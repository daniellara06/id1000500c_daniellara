==> flow/design.v <==
module Z_MEM #(
		parameter DATA_WIDTH= 16,
		parameter ADDR_WIDTH= 6
)(
		input                    clk,		
		input                    write_en_i,
		input   [ADDR_WIDTH-1:0] write_addr_i,				
		input   [ADDR_WIDTH-1:0] read_addr_i,
		input   [DATA_WIDTH-1:0] write_data_i,
		output  reg [DATA_WIDTH-1:0] read_data_o
);
reg [DATA_WIDTH-1:0] RAM_structure [0:2**ADDR_WIDTH-1]; 
always @ (posedge clk) begin
		if(write_en_i)
				RAM_structure[write_addr_i] <= write_data_i;
				read_data_o <= RAM_structure[read_addr_i];		
end
endmodule
### Step by step through the tools: Z_MEM

What the tools print for Z_MEM, step after step.
Lines are those of the file above, counted from 1.
Operators carry their Yosys type and port widths (W data, S select, Z words).
Cell names lack the library's common part.
Not given: n/a

* top module: Z_MEM
* clock input: clk
* library: sky130hd
* timing corner: tt_025C_1v80

### Word level

Source: Yosys, flattened and elaborated, memories not mapped. Widths are those after wreduce; folded enables and synchronous resets count as part of the registers. Registers that Yosys merges into a memory's read port (data or address) are not register bits. Print and check cells do not count. Equal cells are merged and count once.
Yosys's memory passes give these memory sizes; they may raise the number of words (mostly to a power of two), join words into wider ones and drop unused or constant bits.

* bits in registers: 0
* memory bits (writable): 1024
* word width x clocked read ports: 16
* memory cells: 1

* multiplexer cells: 3

Memory list
* RAM_structure: words 64, bits a word 16, rd ports 1, write ports 1, line 12 `reg [DATA_WIDTH-1:0] RAM_structure [0:2**ADDR_WIDTH-1];`

Operators by type and width (number)
* $mux W16: 1
* $mux W6: 1
* $mux W1: 1

### Depth

Longest topological path by Yosys (ltp), each cell counted once; first at word level (registers and memories cut), then after technology mapping (sequential cells cut; the memories' decode and read muxes count).

* depth after elaboration: 1
* ABC_AREA: 0
* gate-level depth with buffers: 10

### Netlist

The flow's flattened synthesis, as Yosys stat reports it; memories are mapped. The netlist is that of the ABC_AREA named above (0 if unset); the other value can give another one.
The area totals of this step are shown rounded.

* cells in the netlist: 1829
* synthesis area: 40000 um^2
* sequential part of the area: 31100 um^2
* mapped flip-flops: 1040
* buffer cells: 104

Cell types
* edfxtp_1: number 1024, area in all 3.07E+04 um^2
* mux4_2: number 220, area in all 4.95E+03 um^2
* mux2i_1: number 85, area in all 850.816 um^2
* dfxtp_1: number 16, area in all 320.307 um^2
* mux2_2: number 27, area in all 304.042 um^2
* a22oi_1: number 39, area in all 292.781 um^2
* nor2_1: number 72, area in all 270.259 um^2
* nand2_1: number 59, area in all 221.462 um^2
* buf_6: number 17, area in all 191.434 um^2
* nor2b_1: number 30, area in all 187.68 um^2
* buf_2: number 36, area in all 180.173 um^2
* a221oi_1: number 16, area in all 140.134 um^2
* nand3_1: number 24, area in all 120.115 um^2
* mux4_1: number 4, area in all 105.101 um^2
* buf_12: number 5, area in all 100.096 um^2
* buf_4: number 13, area in all 97.594 um^2
* clkbuf_1: number 24, area in all 90.086 um^2
* a21oi_1: number 17, area in all 85.082 um^2

Other cell types: 25; their cells: 101.

### Path before layout

OpenSTA on the mapped netlist: ideal clock, no wires. The path of least setup slack (recovery checks aside). Input and output delay are each 20% of the period. Register names are those of the netlist, which keeps one name where synthesis merged equal registers.

* path type: in2reg
* start: input port write_addr_i[3]
* end: memory RAM_structure[48][0]
* clock period: 2.95 ns
* input delay: 0.590 ns
* setup time: 0.409 ns
* launch time at the first pin: 0.590 ns
* data arrival time: 2.216 ns
* slack: 0.325 ns
* path delay: 2.035 ns
* driving pins on the path: 4
* synthesis period reached: 2.625 ns

"path delay" = arrival - input delay + setup time.
"driving pins on the path": output pins that drive a net of the path, with the launching flip-flop's if there is one; two outputs of one cell count as two.
"synthesis period reached" is the clock period less the worst setup slack; recovery checks do not enter. This is arithmetic on one report: input and output delays are still those of the set period (20% each).
The rows between start and end are the longest chain of elaborated cells between them; the timing report does not say that the signal goes this way. Where chains are equally long, one stands for them.
A line is the first line of the expression or statement that the cell stems from. Yosys adds cells for indexed reads and writes and turns some case tables into memories.

* cell sequence: clkbuf_1 nor2b_1 nand4b_1 nor3_1
* length of the longest elaborated chain: 1
* elaborated cells on any way between the ends: 1
* RTL lines with such cells: 1
* classes of those cells: mux: 1

RTL lines, path after synthesis
* start: declaration: line 7 `input [ADDR_WIDTH-1:0] write_addr_i,`
* $mux W6: line 14 `if(write_en_i)`
* end: declaration: line 12 `reg [DATA_WIDTH-1:0] RAM_structure [0:2**ADDR_WIDTH-1];`

### Timing after layout

Path of least setup slack in the final report of job 1 (OpenROAD, finished layout, wires in). Where an end is a register, its clock arrival counts in the times.

* path type: in2reg
* start: input port read_addr_i[0]
* end: register read_data_o[11]
* clock period: 4.75 ns
* input delay: 0.95 ns
* setup time: 0.15 ns
* launch time at the first pin: 0.95 ns
* data arrival time: 3.90 ns
* slack: 1.39 ns
* driving pins on the path: 7

* cell sequence: buf_8 buf_12 mux4_2 mux2i_1 a22oi_1 a31oi_1 a311oi_1

RTL lines, path post-layout
* start: declaration: line 8 `input [ADDR_WIDTH-1:0] read_addr_i,`
* end: declaration: line 10 `output reg [DATA_WIDTH-1:0] read_data_o`

No chain of elaborated cells between the ends is given.

Ticket comment

Below are 2 stored runs of the flow (Yosys, OpenROAD; platform sky130hd) on Z_MEM, each with its settings and what was measured, unordered. Constraints: input delay and output delay 20% of the set period each, output load 0.01 pF.
"reached clock period" means the clock period less the worst setup slack. The figure is calculated, with input and output delays left at 20% of the set period.
"time used up by the worst setup path" is the time allowed to the run's worst setup path (the clock period less input and output delay, where it has them) less its slack. Clock arrival times count: a late capture clock shortens it, a late launch clock lengthens it.
"overall power": no workload was simulated; the value follows from the tool's default switching activity.
The measured numbers are rounded.

### Job 1

==> flow/run.sh <==
#!/bin/bash
# the make line also repeats the synthesis and layout settings of config.mk as NAME=value (left out here)
make -C /OpenROAD-flow-scripts/flow DESIGN_CONFIG=/design/flow/config.mk WORK_HOME=/design/flow/orfs CLKGATE_MAP_FILE= finish
==> flow/config.mk <==
export PLATFORM = sky130hd
export DESIGN_NAME = Z_MEM
export DESIGN_NICKNAME = Z_MEM
export VERILOG_FILES = /design/flow/design.v
export SDC_FILE = /design/flow/constraint.sdc
export NUM_CORES = 4
export LEC_CHECK = 0
export ABC_AREA = 0
export CAP_MARGIN = 20
export CELL_PAD_IN_SITES_DETAIL_PLACEMENT = 0
export CORE_ASPECT_RATIO = 0.81
export CORE_MARGIN = 2
export CORE_UTILIZATION = 36
export CTS_CLUSTER_SIZE = 95
export PLACE_DENSITY = 0.5
export SETUP_SLACK_MARGIN = 0.73
export SLEW_MARGIN = 20
export TNS_END_PERCENT = 30
==> flow/constraint.sdc <==
create_clock -name core_clock -period 4.75 [get_ports {clk}]
set_input_delay 0.9500 -clock core_clock [delete_from_list [all_inputs] [get_ports {clk}]]
set_output_delay 0.9500 -clock core_clock [all_outputs]
set_load 0.01 [all_outputs]

Results of job 1:
- Standard-cell area after routing: 46,200 um^2
- Overall power: 19.7 mW
- Yosys chip area after synthesis: 40,000 um^2
- Time used up by the worst setup path: 2.41 ns
- Class of the worst setup path: in2reg
- Smallest setup slack: 1.39 ns
- Summed negative setup slack: 0.000 ns
- Total die area: 114,000 um^2
- Reached clock period: 3.361 ns

### Job 2

==> flow/run.sh <==
#!/bin/bash
# the make line also repeats the synthesis and layout settings of config.mk as NAME=value (left out here)
make -C /OpenROAD-flow-scripts/flow DESIGN_CONFIG=/design/flow/config.mk WORK_HOME=/design/flow/orfs CLKGATE_MAP_FILE= finish
==> flow/config.mk <==
export PLATFORM = sky130hd
export DESIGN_NAME = Z_MEM
export DESIGN_NICKNAME = Z_MEM
export VERILOG_FILES = /design/flow/design.v
export SDC_FILE = /design/flow/constraint.sdc
export NUM_CORES = 4
export LEC_CHECK = 0
export CAP_MARGIN = 20
export CORE_MARGIN = 2
export CORE_UTILIZATION = 40
export SLEW_MARGIN = 20
==> flow/constraint.sdc <==
create_clock -name core_clock -period 3.48 [get_ports {clk}]
set_input_delay 0.6960 -clock core_clock [delete_from_list [all_inputs] [get_ports {clk}]]
set_output_delay 0.6960 -clock core_clock [all_outputs]
set_load 0.01 [all_outputs]

Results of job 2:
- Standard-cell area after routing: 46,300 um^2
- Overall power: 26.8 mW
- Yosys chip area after synthesis: 40,000 um^2
- Time used up by the worst setup path: 2.20 ns
- Class of the worst setup path: in2reg
- Smallest setup slack: 0.589 ns
- Summed negative setup slack: 0.000 ns
- Total die area: 103,000 um^2
- Reached clock period: 2.891 ns
